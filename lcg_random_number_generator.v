==> flow/design.v <==
module lcg_random_number_generator (
    input clk,
    input rst,
    output wire [15:0] random_number
);
reg [15:0] state;
parameter A = 22695477;  
parameter C = 1;         
parameter M = 65536;     
always @(posedge clk or posedge rst) begin
    if (rst) begin
        state <= 16'hACE1;  
    end else begin
        state <= (state * A + C) % M;
    end
end
assign random_number = state;
endmodule
From RTL to reports: lcg_random_number_generator
What the tools print for lcg_random_number_generator, step after step.
Line numbers count from 1 in the design file above.
Cell names lack the library's common part.
{ "setup": {"top": "lcg_random_number_generator", "clock_port": "clk", "lib": "sky130hd", "corner": "tt_025C_1v80"} }

After elaboration
Yosys after proc, flatten, opt, wreduce and memory -nomap, before mapping. Enables and synchronous resets that opt folds into registers are not counted as muxes. Memory bits, and registers merged into a memory's read port (data or address), are not among the register bits. Print and check cells are not counted. Equal cells are merged and count once.
{ "word_totals": {"elab_cells": 3, "output_inout_bits": 16, "in_bits": 2, "register_bits": 16} }
{ "op_classes": {"addsub": 1, "multipliers": 1} }
{ "op_table": {"columns": ["op", "count"], "rows": [
  ["multiplier 16 x 25 -> 16 bit (second input constant)", 1],
  ["adder 16 x 1 -> 16 bit (second input constant)", 1]
]} }

Depth
Depth = most cells in a row (Yosys ltp): at word level without a register or memory, in the mapped netlist without a sequential cell, where the memories' decode and read muxes count.
{ "depth": {"word_depth": 2, "abc_area": 1, "depth_mapped": 22} }

Synthesis result
Source: synth_stat.txt of the flow (Yosys; design flattened, memories mapped). It holds for the ABC_AREA given above (unset counts as 0); a run with the other value may have another netlist.
The area totals of this step are shown rounded.
{ "by_type": {"columns": ["cell_type", "count", "area_total_um2"], "rows": [
  ["ha_1", 68, 850.816],
  ["fa_1", 28, 560.538],
  ["inv_1", 94, 352.838],
  ["nand2_1", 62, 232.723],
  ["dfstp_2", 8, 210.202],
  ["dfrtp_1", 8, 200.192],
  ["xor2_1", 14, 122.618],
  ["nand3_1", 11, 55.053],
  ["nor2_1", 10, 37.536],
  ["xnor2_1", 4, 35.034],
  ["a21oi_1", 6, 30.029],
  ["nand2_2", 4, 25.024],
  ["o21bai_1", 3, 22.522],
  ["nand3_2", 2, 20.019],
  ["a21oi_2", 2, 17.517],
  ["nor2_2", 2, 12.512],
  ["o31ai_2", 1, 12.512],
  ["inv_2", 3, 11.261]
]} }
Not listed: further types 7, cells in them 7.
{ "synth_totals": {"mapped_area_um2": 2850, "ffs": 16, "sequential_area_um2": 410, "stdcells": 337} }

Timing after synthesis
Path of least setup slack by OpenSTA after synthesis, without wires, with an ideal clock, recovery checks aside; 20% of the period is set as input and as output delay. Where synthesis merged equal registers, the netlist keeps one of their names.
{ "synth_timing": {"path_kind": "flip-flop to flip-flop", "start": "reg state[5]", "end": "reg state[14]", "slack_ps": 984, "arrival_ps": 4337, "delay_ps": 4416, "t_required_ps": 5321, "path_stages": 17, "clock_period_ps": 5400, "setup_time_ps": 79, "path_buffers": 0, "period_less_setup_slack_ps": 4416} }
"delay_ps" = arrival - input delay + setup time.
"path_stages": output pins that drive a net of the path, with the launching flip-flop's if there is one; two outputs of one cell count as two.
"period_less_setup_slack_ps" = period - worst setup slack (recovery checks aside). The figure is calculated, with input and output delays left at 20% of the set period.
Between the ends stands the longest chain of elaborated cells between them, by number of cells; it is not shown to be the way that was timed. Of several equally long chains one is given.
A line is the first line of the expression or statement that the cell stems from. Yosys adds cells for indexed reads and writes and turns some case tables into memories.
{ "synth_via": {"path_cell_list": "dfstp_2 inv_1 ha_1 inv_1 fa_1 inv_1 fa_1 fa_1 fa_1 inv_1 fa_1 ha_1 nand2_1 nor3_1 nand3_1 nand4_1 xor2_1", "elab_chain_cells": 2, "cone_cells": 2, "lines_between": 1} }
{ "synth_lines": {"columns": ["item", "line", "text"], "rows": [
  ["start: declaration", 6, "reg [15:0] state;"],
  ["start: assignment", 12, "state <= 16'hACE1;"],
  ["start: assignment", 14, "state <= (state * A + C) % M;"],
  ["multiplier 16 x 25 -> 16 bit", 14, null],
  ["adder 16 x 1 -> 16 bit", 14, null],
  ["end: assignment", 12, null],
  ["end: assignment", 14, null],
  ["end: declaration", 6, null]
]} }

Worst path after layout
From the final timing report of job 1: the path of least setup slack in the routed layout; clock arrival at registers is part of the times.
The path's times are printed in steps of 10 ps; the period is the one set.
{ "layout_timing": {"path_kind": "flip-flop to flip-flop", "start": "reg state[5]", "end": "reg state[14]", "path_stages": 17, "setup_time_ps": 80, "arrival_ps": 5560, "path_buffers": 0, "t_required_ps": 7530, "clock_period_ps": 7340, "slack_ps": 1980} }
Between the ends stands the longest chain of elaborated cells between them, by number of cells; it is not shown to be the way that was timed. Of several equally long chains one is given.
{ "layout_via": {"path_cell_list": "dfstp_2 inv_1 ha_1 inv_1 fa_1 inv_1 fa_1 fa_1 fa_1 inv_1 fa_1 ha_1 nand2_1 nor3_1 nand3_1 nand4_1 xor2_1", "elab_chain_cells": 2, "cone_cells": 2, "lines_between": 1} }
{ "layout_lines": {"columns": ["item", "line", "text"], "rows": [
  ["start: declaration", 6, "reg [15:0] state;"],
  ["start: assignment", 12, "state <= 16'hACE1;"],
  ["start: assignment", 14, "state <= (state * A + C) % M;"],
  ["multiplier 16 x 25 -> 16 bit", 14, null],
  ["adder 16 x 1 -> 16 bit", 14, null],
  ["end: assignment", 12, null],
  ["end: assignment", 14, null],
  ["end: declaration", 6, null]
]} }

Memo
Re: implementation data of lcg_random_number_generator

Measured results for lcg_random_number_generator: 2 stored runs of the Yosys and OpenROAD flow on sky130hd. The settings differ; the order carries no meaning. The constraints put input and output delay at 20% of the set period each and load the outputs with 0.01 pF.
"totalPower_mw" rests on the timing tool's default activity at the inputs, not on a simulated workload.
The measured numbers are rounded.

Job 1
==> flow/run.sh <==
#!/bin/bash
# the make line also repeats the synthesis and layout settings of config.mk as NAME=value (left out here)
make -C /OpenROAD-flow-scripts/flow DESIGN_CONFIG=/design/flow/config.mk WORK_HOME=/design/flow/orfs CLKGATE_MAP_FILE= finish
==> flow/config.mk <==
export PLATFORM = sky130hd
export DESIGN_NAME = lcg_random_number_generator
export DESIGN_NICKNAME = lcg_random_number_generator
export VERILOG_FILES = /design/flow/design.v
export SDC_FILE = /design/flow/constraint.sdc
export NUM_CORES = 4
export LEC_CHECK = 0
export ABC_AREA = 1
export CAP_MARGIN = 10
export CELL_PAD_IN_SITES_DETAIL_PLACEMENT = 2
export CELL_PAD_IN_SITES_GLOBAL_PLACEMENT = 1
export CORE_ASPECT_RATIO = 0.86
export CORE_MARGIN = 10
export CORE_UTILIZATION = 47
export CTS_CLUSTER_DIAMETER = 145
export GPL_TIMING_DRIVEN = 0
export MIN_ROUTING_LAYER = met2
export PLACE_DENSITY_LB_ADDON = 0.12
export SETUP_SLACK_MARGIN = 0.95
export SLEW_MARGIN = 15
export TNS_END_PERCENT = 75
==> flow/constraint.sdc <==
create_clock -name core_clock -period 7.34 [get_ports {clk}]
set_input_delay 1.4680 -clock core_clock [delete_from_list [all_inputs] [get_ports {clk}]]
set_output_delay 1.4680 -clock core_clock [all_outputs]
set_load 0.01 [all_outputs]

==> results of job 1, as JSON <==
{
  "setup_ws_ps": 1980,
  "final_hold_ws_ps": 635,
  "totalPower_mw": 0.169,
  "fin_tns_ps": 0,
  "final_util_pct": 53.6,
  "finish.stdcell_area_um2": 3170,
  "die_area_um2": 9600,
  "synth_area_um2": 2850
}

Job 2
==> flow/run.sh <==
#!/bin/bash
# the make line also repeats the synthesis and layout settings of config.mk as NAME=value (left out here)
make -C /OpenROAD-flow-scripts/flow DESIGN_CONFIG=/design/flow/config.mk WORK_HOME=/design/flow/orfs CLKGATE_MAP_FILE= finish
==> flow/config.mk <==
export PLATFORM = sky130hd
export DESIGN_NAME = lcg_random_number_generator
export DESIGN_NICKNAME = lcg_random_number_generator
export VERILOG_FILES = /design/flow/design.v
export SDC_FILE = /design/flow/constraint.sdc
export NUM_CORES = 4
export LEC_CHECK = 0
export CAP_MARGIN = 20
export CORE_MARGIN = 2
export CORE_UTILIZATION = 59
export SLEW_MARGIN = 20
==> flow/constraint.sdc <==
create_clock -name core_clock -period 5.19 [get_ports {clk}]
set_input_delay 1.0380 -clock core_clock [delete_from_list [all_inputs] [get_ports {clk}]]
set_output_delay 1.0380 -clock core_clock [all_outputs]
set_load 0.01 [all_outputs]

==> results of job 2, as JSON <==
{
  "setup_ws_ps": 376,
  "final_hold_ws_ps": 557,
  "totalPower_mw": 0.243,
  "fin_tns_ps": 0,
  "final_util_pct": 67.4,
  "finish.stdcell_area_um2": 2910,
  "die_area_um2": 4980,
  "synth_area_um2": 2620
}
